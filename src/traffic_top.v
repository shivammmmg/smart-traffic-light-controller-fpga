==> flow/design.v <==
module blink_generator #(
    parameter integer HALF_PERIOD_TICKS = 25_000_000  
)(
    input  wire clk,
    input  wire reset_n,       
    input  wire enable,        
    output reg  blink_out      
);
    reg [25:0] cnt;
    always @(posedge clk or negedge reset_n) begin
        if (!reset_n) begin
            cnt      <= 26'd0;
            blink_out<= 1'b0;
        end else if (enable) begin
            if (cnt == HALF_PERIOD_TICKS - 1) begin
                cnt       <= 26'd0;
                blink_out <= ~blink_out;
            end else begin
                cnt <= cnt + 1'b1;
            end
        end else begin
            cnt       <= 26'd0;
            blink_out <= 1'b0;
        end
    end
endmodule
module debounce_button #(
    parameter integer CNT_MAX = 1_000_000    
)(
    input  wire clk,
    input  wire reset_n,       
    input  wire noisy_btn_n,   
    output reg  clean_pulse    
);
    reg sync0, sync1;
    always @(posedge clk or negedge reset_n) begin
        if (!reset_n) begin
            sync0 <= 1'b1;
            sync1 <= 1'b1;
        end else begin
            sync0 <= noisy_btn_n;
            sync1 <= sync0;
        end
    end
    wire btn_level = ~sync1;   
    reg [19:0] cnt;
    reg stable_level;       
    reg prev_stable_level;  
    always @(posedge clk or negedge reset_n) begin
        if (!reset_n) begin
            cnt              <= 20'd0;
            stable_level     <= 1'b0;
            prev_stable_level<= 1'b0;
            clean_pulse      <= 1'b0;
        end else begin
            clean_pulse <= 1'b0;
            if (btn_level != stable_level) begin
                if (cnt == CNT_MAX) begin
                    stable_level <= btn_level;
                    cnt          <= 20'd0;
                end else begin
                    cnt <= cnt + 1'b1;
                end
            end else begin
                cnt <= 20'd0;
            end
            prev_stable_level <= stable_level;
            if (stable_level && !prev_stable_level) begin
                clean_pulse <= 1'b1;
            end
        end
    end
endmodule
module phase_timer (
    input  wire clk,
    input  wire reset_n,       
    input  wire state_active,  
	 input wire [31:0] duration_ticks,
    output reg  done
);
    reg [31:0] cnt;
    reg        prev_active;
    always @(posedge clk or negedge reset_n) begin
        if (!reset_n) begin
            cnt         <= 32'd0;
            done        <= 1'b0;
            prev_active <= 1'b0;
        end else begin
            done <= 1'b0;   
            if (state_active && !prev_active) begin
                cnt <= 32'd0;
            end else if (state_active) begin
                if (cnt == duration_ticks - 1) begin
                    done <= 1'b1;      
                end else begin
                    cnt <= cnt + 1'b1;
                end
            end else begin
    cnt <= cnt;    
end
            prev_active <= state_active;
        end
    end
endmodule
module sevenseg_decoder(
    input  wire [3:0] bin,
    output reg  [6:0] seg
);
    always @(*) begin
        case (bin)
            4'h0: seg = 7'b1000000;
            4'h1: seg = 7'b1111001;
            4'h2: seg = 7'b0100100;
            4'h3: seg = 7'b0110000;
            4'h4: seg = 7'b0011001;
            4'h5: seg = 7'b0010010;
            4'h6: seg = 7'b0000010;
            4'h7: seg = 7'b1111000;
            4'h8: seg = 7'b0000000;
            4'h9: seg = 7'b0010000;
            4'hA: seg = 7'b0001000;
            4'hB: seg = 7'b0000011;
            4'hC: seg = 7'b1000110;
            4'hD: seg = 7'b0100001;
            4'hE: seg = 7'b0000110;
            4'hF: seg = 7'b0001110;
            default: seg = 7'b1111111;  
        endcase
    end
endmodule
module traffic_fsm(
    input  wire        clk,
    input  wire        reset_n,
    input  wire        clean_ped_button,    
    input  wire        night_mode,          
    input  wire        green_done,
    input  wire        yellow_done,
    input  wire        red_done,
    input  wire        walk_done,
    output reg         red_led,
    output reg         yellow_led,
    output reg         green_led,
    output reg         walk_led,
    output reg         dont_walk_led,
    output reg         walk_enable,         
    output reg         blink_enable,         
	 output reg 		  ped_request_out
);
localparam  S_GREEN  = 3'b000,
            S_YELLOW = 3'b001,
            S_RED    = 3'b010,
            S_WALK   = 3'b011,
            S_NIGHT  = 3'b100;
reg [2:0] state, next_state;
reg ped_request;
always @(posedge clk or negedge reset_n) begin
    if (!reset_n)
        ped_request <= 1'b0;
    else begin
        if (clean_ped_button && !night_mode)
            ped_request <= 1'b1;
        else if (state == S_WALK)
            ped_request <= 1'b0;
    end
end
always @(posedge clk or negedge reset_n) begin
    if (!reset_n)
        state <= S_GREEN;
    else
        state <= next_state;
end
always @(*) begin
    next_state = state;  
    case(state)
        S_GREEN: begin
            if (night_mode)
                next_state = S_NIGHT;
            else if (green_done)
                next_state = S_YELLOW;
        end
        S_YELLOW: begin
            if (night_mode)
                next_state = S_NIGHT;
            else if (yellow_done)
                next_state = S_RED;
        end
        S_RED: begin
            if (night_mode)
                next_state = S_NIGHT;
            else if (red_done && ped_request)
                next_state = S_WALK;
            else if (red_done && !ped_request)
                next_state = S_GREEN;
        end
        S_WALK: begin
            if (night_mode)
                next_state = S_NIGHT;
            else if (walk_done)
                next_state = S_GREEN;
        end
        S_NIGHT: begin
            if (!night_mode)
                next_state = S_GREEN;
        end
        default: next_state = S_GREEN;
    endcase
end
always @(*) begin
    red_led        = 0;
    yellow_led     = 0;
    green_led      = 0;
    walk_led       = 0;
    dont_walk_led  = 1;    
    walk_enable    = 0;
    blink_enable   = 0;
	 ped_request_out = ped_request;
    case(state)
        S_GREEN: begin
            green_led      = 1;
            dont_walk_led  = 1;
        end
        S_YELLOW: begin
            yellow_led     = 1;
            dont_walk_led  = 1;
        end
        S_RED: begin
            red_led        = 1;
            dont_walk_led  = 1;
        end
        S_WALK: begin
            red_led        = 1;
            walk_led       = 1;
            dont_walk_led  = 0;
            walk_enable    = 1;
        end
        S_NIGHT: begin
            blink_enable   = 1;
        end
    endcase
end
endmodule
module traffic_top(
    input  wire        MAX10_CLK1_50,  
    input  wire [1:0]  KEY,            
    input  wire [9:0]  SW,             
    output wire [9:0]  LEDR,           
    output wire [6:0]  HEX0           
);
    wire clk        = MAX10_CLK1_50;
    wire reset_n    = KEY[0];       
    wire ped_btn_n  = KEY[1];       
    wire night_mode = SW[0];        
    wire clean_ped_button;
    debounce_button db_inst (
        .clk         (clk),
        .reset_n     (reset_n),
        .noisy_btn_n (ped_btn_n),
        .clean_pulse (clean_ped_button)
    );
    wire red_led_raw;
    wire yellow_led_raw;
    wire green_led_raw;
    wire walk_led;
    wire dont_walk_led;
	 wire ped_request_indicator;
    wire walk_enable;
    wire blink_enable;
    wire green_done;
    wire yellow_done;
    wire red_done;
    wire walk_done;
    wire blink_signal;
    wire [3:0] walk_digit;
    wire [6:0] hex0_seg;
    traffic_fsm fsm_inst (
        .clk             (clk),
        .reset_n         (reset_n),
        .clean_ped_button(clean_ped_button),
        .night_mode      (night_mode),
        .green_done      (green_done),
        .yellow_done     (yellow_done),
        .red_done        (red_done),
        .walk_done       (walk_done),
        .red_led         (red_led_raw),
        .yellow_led      (yellow_led_raw),
        .green_led       (green_led_raw),
        .walk_led        (walk_led),
        .dont_walk_led   (dont_walk_led),
        .walk_enable     (walk_enable),
        .blink_enable    (blink_enable),
		  .ped_request_out (ped_request_indicator)
    );
    localparam integer TICKS_1S = 50_000_000;  
	wire low_mode  = SW[1];
	wire high_mode = SW[2];
	wire [31:0] green_ticks  = high_mode ? (10 * TICKS_1S) :
										low_mode  ? (5  * TICKS_1S) :
														(7  * TICKS_1S);
	wire [31:0] yellow_ticks = high_mode ? (3 * TICKS_1S) :
										low_mode  ? (2 * TICKS_1S) :
														(3 * TICKS_1S);
	wire [31:0] red_ticks    = high_mode ? (7 * TICKS_1S) :
										low_mode  ? (4 * TICKS_1S) :
														(5 * TICKS_1S);
phase_timer green_timer (
    .clk          (clk),
    .reset_n      (reset_n),
    .state_active (green_led_raw),
    .duration_ticks(green_ticks),
    .done         (green_done)
);
phase_timer yellow_timer (
    .clk          (clk),
    .reset_n      (reset_n),
    .state_active (yellow_led_raw),
    .duration_ticks(yellow_ticks),
    .done         (yellow_done)
);
phase_timer red_timer (
    .clk          (clk),
    .reset_n      (reset_n),
    .state_active (red_led_raw),
    .duration_ticks(red_ticks),
    .done         (red_done)
);
    reg walk_enable_d;
    always @(posedge clk or negedge reset_n) begin
        if (!reset_n)
            walk_enable_d <= 1'b0;
        else
            walk_enable_d <= walk_enable;
    end
    wire walk_start_pulse = walk_enable & ~walk_enable_d;
    walk_countdown_timer #(
        .START_VALUE   (4'd7),
        .TICKS_PER_SEC (TICKS_1S)
    ) walk_timer_inst (
        .clk     (clk),
        .reset_n (reset_n),
        .start   (walk_start_pulse),
        .enable  (walk_enable),
        .value   (walk_digit),
        .done    (walk_done)
    );
    sevenseg_decoder hex0_dec (
        .bin (walk_digit),
        .seg (hex0_seg)
    );
    assign HEX0 = hex0_seg;
    blink_generator #(
        .HALF_PERIOD_TICKS(25_000_000)  
    ) blink_inst (
        .clk       (clk),
        .reset_n   (reset_n),
        .enable    (blink_enable),
        .blink_out (blink_signal)
    );
    wire yellow_for_led = blink_enable ? blink_signal : yellow_led_raw;
    assign LEDR[0] = green_led_raw;
    assign LEDR[1] = yellow_for_led;
    assign LEDR[2] = red_led_raw;
    assign LEDR[3] = walk_led;
    assign LEDR[4] = dont_walk_led;
	 assign LEDR[5] = ped_request_indicator;
	 assign LEDR[6] = SW[1];  
	 assign LEDR[7] = SW[2];  
    assign LEDR[9:8] = 2'b00;    
endmodule
module walk_countdown_timer #(
    parameter integer START_VALUE    = 4'd5,          
    parameter integer TICKS_PER_SEC  = 50_000_000     
)(
    input  wire       clk,
    input  wire       reset_n,        
    input  wire       start,          
    input  wire       enable,         
    output reg [3:0]  value,          
    output reg        done            
);
    reg [25:0] tick_cnt;    
    reg        active;      
    always @(posedge clk or negedge reset_n) begin
        if (!reset_n) begin
            tick_cnt <= 26'd0;
            value    <= START_VALUE;
            active   <= 1'b0;
            done     <= 1'b0;
        end else begin
            done <= 1'b0;   
            if (start) begin
                value    <= START_VALUE;
                tick_cnt <= 26'd0;
                active   <= 1'b1;
            end else if (active && enable) begin
                if (tick_cnt == TICKS_PER_SEC - 1) begin
                    tick_cnt <= 26'd0;
                    if (value != 4'd0) begin
                        value <= value - 4'd1;
                    end else begin
                        active <= 1'b0;    
                        done   <= 1'b1;    
                    end
                end else begin
                    tick_cnt <= tick_cnt + 1'b1;
                end
            end else begin
                tick_cnt <= 26'd0;
            end
        end
    end
endmodule
# From RTL to reports: traffic_top
# Tool output for the design above, in the order of the flow.
# Line numbers count from 1 in the design file above.
# Operators: Yosys type, input widths -> output width; for muxes data width and select width s.
# Library cell names are shortened.
# The mark - stands for no value.
# inputs
top	traffic_top
clock	MAX10_CLK1_50
lib	sky130hd
corner	tt_025C_1v80

# Elaborated design
# Yosys after proc, flatten, opt, wreduce and memory -nomap, before mapping. Memory bits, and registers merged into a memory's read port (data or address), are not among the register bits. Print and check cells are not counted. Equal cells are merged and count once.
# Yosys's memory passes give these memory sizes; they may raise the number of words (mostly to a power of two), join words into wider ones and drop unused or constant bits.
# word_totals
reg_bits	191
latch_bits	0
ramBits	0
rom_bits	112
clocked_rd_ports_x_width	0
memories	1
out_inout_bits	17
word_cells	157
# memory_table
name	words	width	read_ports	write_ports	line_no	source
(name not given)	16	7	1	0	110	case (bin)
# op_classes
addsub	10
mul	0
n_div	0
cmp	0
eq_ne	21
n_shift	0
mux	66
n_logic	4
reduce_and_logical	31
# ops
cell	count
$mux 32	9
$mux 26	5
$add 32x1->32 const B	3
$eq 32x32->1	3
$mux 29	3
$sub 29x1->30 const B	2
$mux 28	2
$add 26x1->26 const B	2
$mux 20	2
$mux 3	10
$sub 28x1->29 const B	1
$mux 1	29
$mux 27	1
$eq 26x25->1 const B	1
$eq 26x26->1 const B	1
$add 20x1->20 const B	1
$eq 20x20->1 const B	1
$mux 4	4
$pmux 3 s5	1
$reduce_bool 2->1	7
$ne 3x2->1 const B	3
$logic_and 1x1->1	8
$ne 2x1->1 const B	4
$reduce_and 2->1	4
$logic_not 1->1	6
$eq 3x2->1 const B	2
$reduce_and 3->1	2
$reduce_and 5->1	1
# Other operator kinds: 11; their cells: 14.

# Logic depth
# Depth = most cells in a row (Yosys ltp): at word level without a register or memory, in the mapped netlist without a sequential cell, where the memories' decode and read muxes count.
# depth
ltp_word	7
abc_area	0
mapped_depth	8

# Mapped cells and area
# Yosys stat after the flow's synthesis: flattened, memories mapped to cells. It holds for the ABC_AREA given above (unset counts as 0); a run with the other value may have another netlist.
# by_type
cell_type	count	area_total_um2
dfrtp_1	187	4.68E+03
o31ai_1	74	555.533
nand3_1	88	440.422
nor2_1	114	427.91
nand2_1	94	352.838
nand4_1	48	300.288
xnor2_1	34	297.786
and3_1	47	294.032
xor2_1	33	289.027
o21ai_0	50	250.24
a31oi_1	37	231.472
clkbuf_1	56	210.202
a21oi_1	34	170.163
ha_1	13	162.656
dfstp_2	6	157.651
nor2b_1	25	156.4
nor3_1	28	140.134
nor4_1	22	137.632
# Not listed: further types 61, cells in them 257.
# synth_totals
stdcells	1247
area_um2	11215.8
seqArea_um2	4837.1
flip_flops	193
buf_cells	80
# The figures by module come from a second, unflattened synthesis with its own total; it is not the netlist above.
# hier_totals
cells_unflattened	1727
hier_area_um2	14737.9
# Rows give one instance, submodules left out.
# by_module
module	n_inst	n_cells	area_um2
phase_timer	3	406	3233.1
walk_countdown_timer	1	179	1726.7
blink_generator (HALF_PERIOD_TICKS=25000000)	1	145	1453.9
debounce_button	1	109	1174.9
sevenseg_decoder	1	32	275.3
traffic_fsm	1	24	252.7
traffic_top	1	20	155.1

# Timing after synthesis
# Source: OpenSTA report_checks on the synthesized netlist (no wires, ideal clock, input and output delay 20% of the period each), path of least setup slack; recovery checks are left aside. Register names are those of the netlist, which keeps one name where synthesis merged equal registers.
# synth_path
path_kind	flip-flop to flip-flop
start	register blink_inst.cnt[10]
end	register blink_inst.cnt[10]
tclk_ns	2.55
setup_time_ns	0.120
t_arrival_ns	2.165
required_ns	2.430
path_slack_ns	0.265
path_delay_ns	2.285
path_stages	7
path_buffers	1
synth_period_reached_ns	2.285
# "path_delay_ns" is the arrival time less input delay plus setup time.
# "path_stages" counts driving pins, that of a launching flip-flop among them; a cell with two outputs on the path counts twice.
# "synth_period_reached_ns" is the clock period less the worst setup slack; recovery checks do not enter. This is arithmetic on one report: input and output delays are still those of the set period (20% each).
# The rows between start and end are the longest chain of elaborated cells between them; the timing report does not say that the signal goes this way. Where chains are equally long, one stands for them.
# A line is the first line of the expression or statement that the cell stems from. Yosys adds cells for indexed reads and writes and turns some case tables into memories.
# A register here has more assigning lines than the two given.
# synth_via
path_cell_list	dfrtp_1 or4b_1 or4_1 or4_4 nand2_4 buf_8 nor2_1
elab_chain_cells	3
cone_cells	4
cone_lines	3
classes_between	add/sub (1); eq/ne (1); mux (2)
# synth_lines
item	line_no	source
start: declaration	9	reg [25:0] cnt;
start: assignment	12	cnt      <= 26'd0;
start: assignment	19	cnt <= cnt + 1'b1;
$add 26x1->26	19
$mux 26	15	if (cnt == HALF_PERIOD_TICKS - 1) begin
$mux 26	14	end else if (enable) begin
end: assignment	12
end: assignment	19
end: declaration	9

# Worst path after layout
# Path of least setup slack in the final report of stored run 1 (OpenROAD, finished layout, wires in). Where an end is a register, its clock arrival counts in the times.
# layout_path
path_kind	flip-flop to output port
start	register walk_timer_inst.value[0]
end	output port HEX0[6]
tclk_ns	3.54
t_arrival_ns	2.53
required_ns	2.83
path_slack_ns	0.30
path_stages	6
path_buffers	1
# The rows between start and end are the longest chain of elaborated cells between them; the timing report does not say that the signal goes this way. Where chains are equally long, one stands for them.
# A memory read counts as a cell of the chain, while the word-level depth stops at memories.
# A register here has more assigning lines than the two given.
# layout_via
path_cell_list	dfstp_2 ha_1 nand2b_1 o21ai_0 o21ai_0 clkdlybuf4s50_1
elab_chain_cells	1
cone_cells	1
cone_lines	1
classes_between	memory (1)
# layout_lines
item	line_no	source
start: declaration	377	output reg [3:0]  value,
start: assignment	385	value    <= START_VALUE;
start: assignment	398	value <= value - 4'd1;
$mem_v2 16x7	110	case (bin)
end: declaration	247	output wire [6:0]  HEX0

# Module traffic_top, platform sky130hd: 2 stored runs of the flow (Yosys, OpenROAD) with differing settings, in no particular order. Input and output delays are each 20% of the period that was set; the output load is 0.01 pF.
# By "worstPathTime_ns" is meant the share of the clock period that the worst setup path is allowed (20% is reserved at inputs, 20% at outputs), minus its slack. Clock arrival times at its registers enter into it.
# "fin_power_mw" is the tool's figure for a default switching activity; nothing was simulated.
# Among the settings, - means not set for that run.
# A result given as - is not shown for that run.
name,stored run 1,stored run 2
period_ns,3.54,2.62
CORE_UTILIZATION,26,44
SETUP_SLACK_MARGIN,0.19,0.1
CELL_PAD_IN_SITES_GLOBAL_PLACEMENT,2,3
CELL_PAD_IN_SITES_DETAIL_PLACEMENT,0,-
TNS_END_PERCENT,100,-
CTS_CLUSTER_SIZE,25,88
CTS_CLUSTER_DIAMETER,389,239
CAP_MARGIN,40,40
SLEW_MARGIN,30,20
MIN_ROUTING_LAYER,met1,met1
CORE_MARGIN,2,2
PLACE_DENSITY,-,0.52
CORE_ASPECT_RATIO,-,0.91
ABC_AREA,-,1
GPL_TIMING_DRIVEN,-,1
GPL_ROUTABILITY_DRIVEN,-,1
fin_power_mw,5.000,-
finish.stdcell_area_um2,12684.7,-
worstPathTime_ns,2.53,-
worst_path_kind,flip-flop to output port,-
post_synth_area_um2,11215.8,-
utilization_pct,29.6,-
fin_ws_ns,0.302,-
design_die_area_um2,44814.8,-
final_setup_tns_ns,0.000,-
# Stored run 2: incomplete, placement halted on GPL-0301
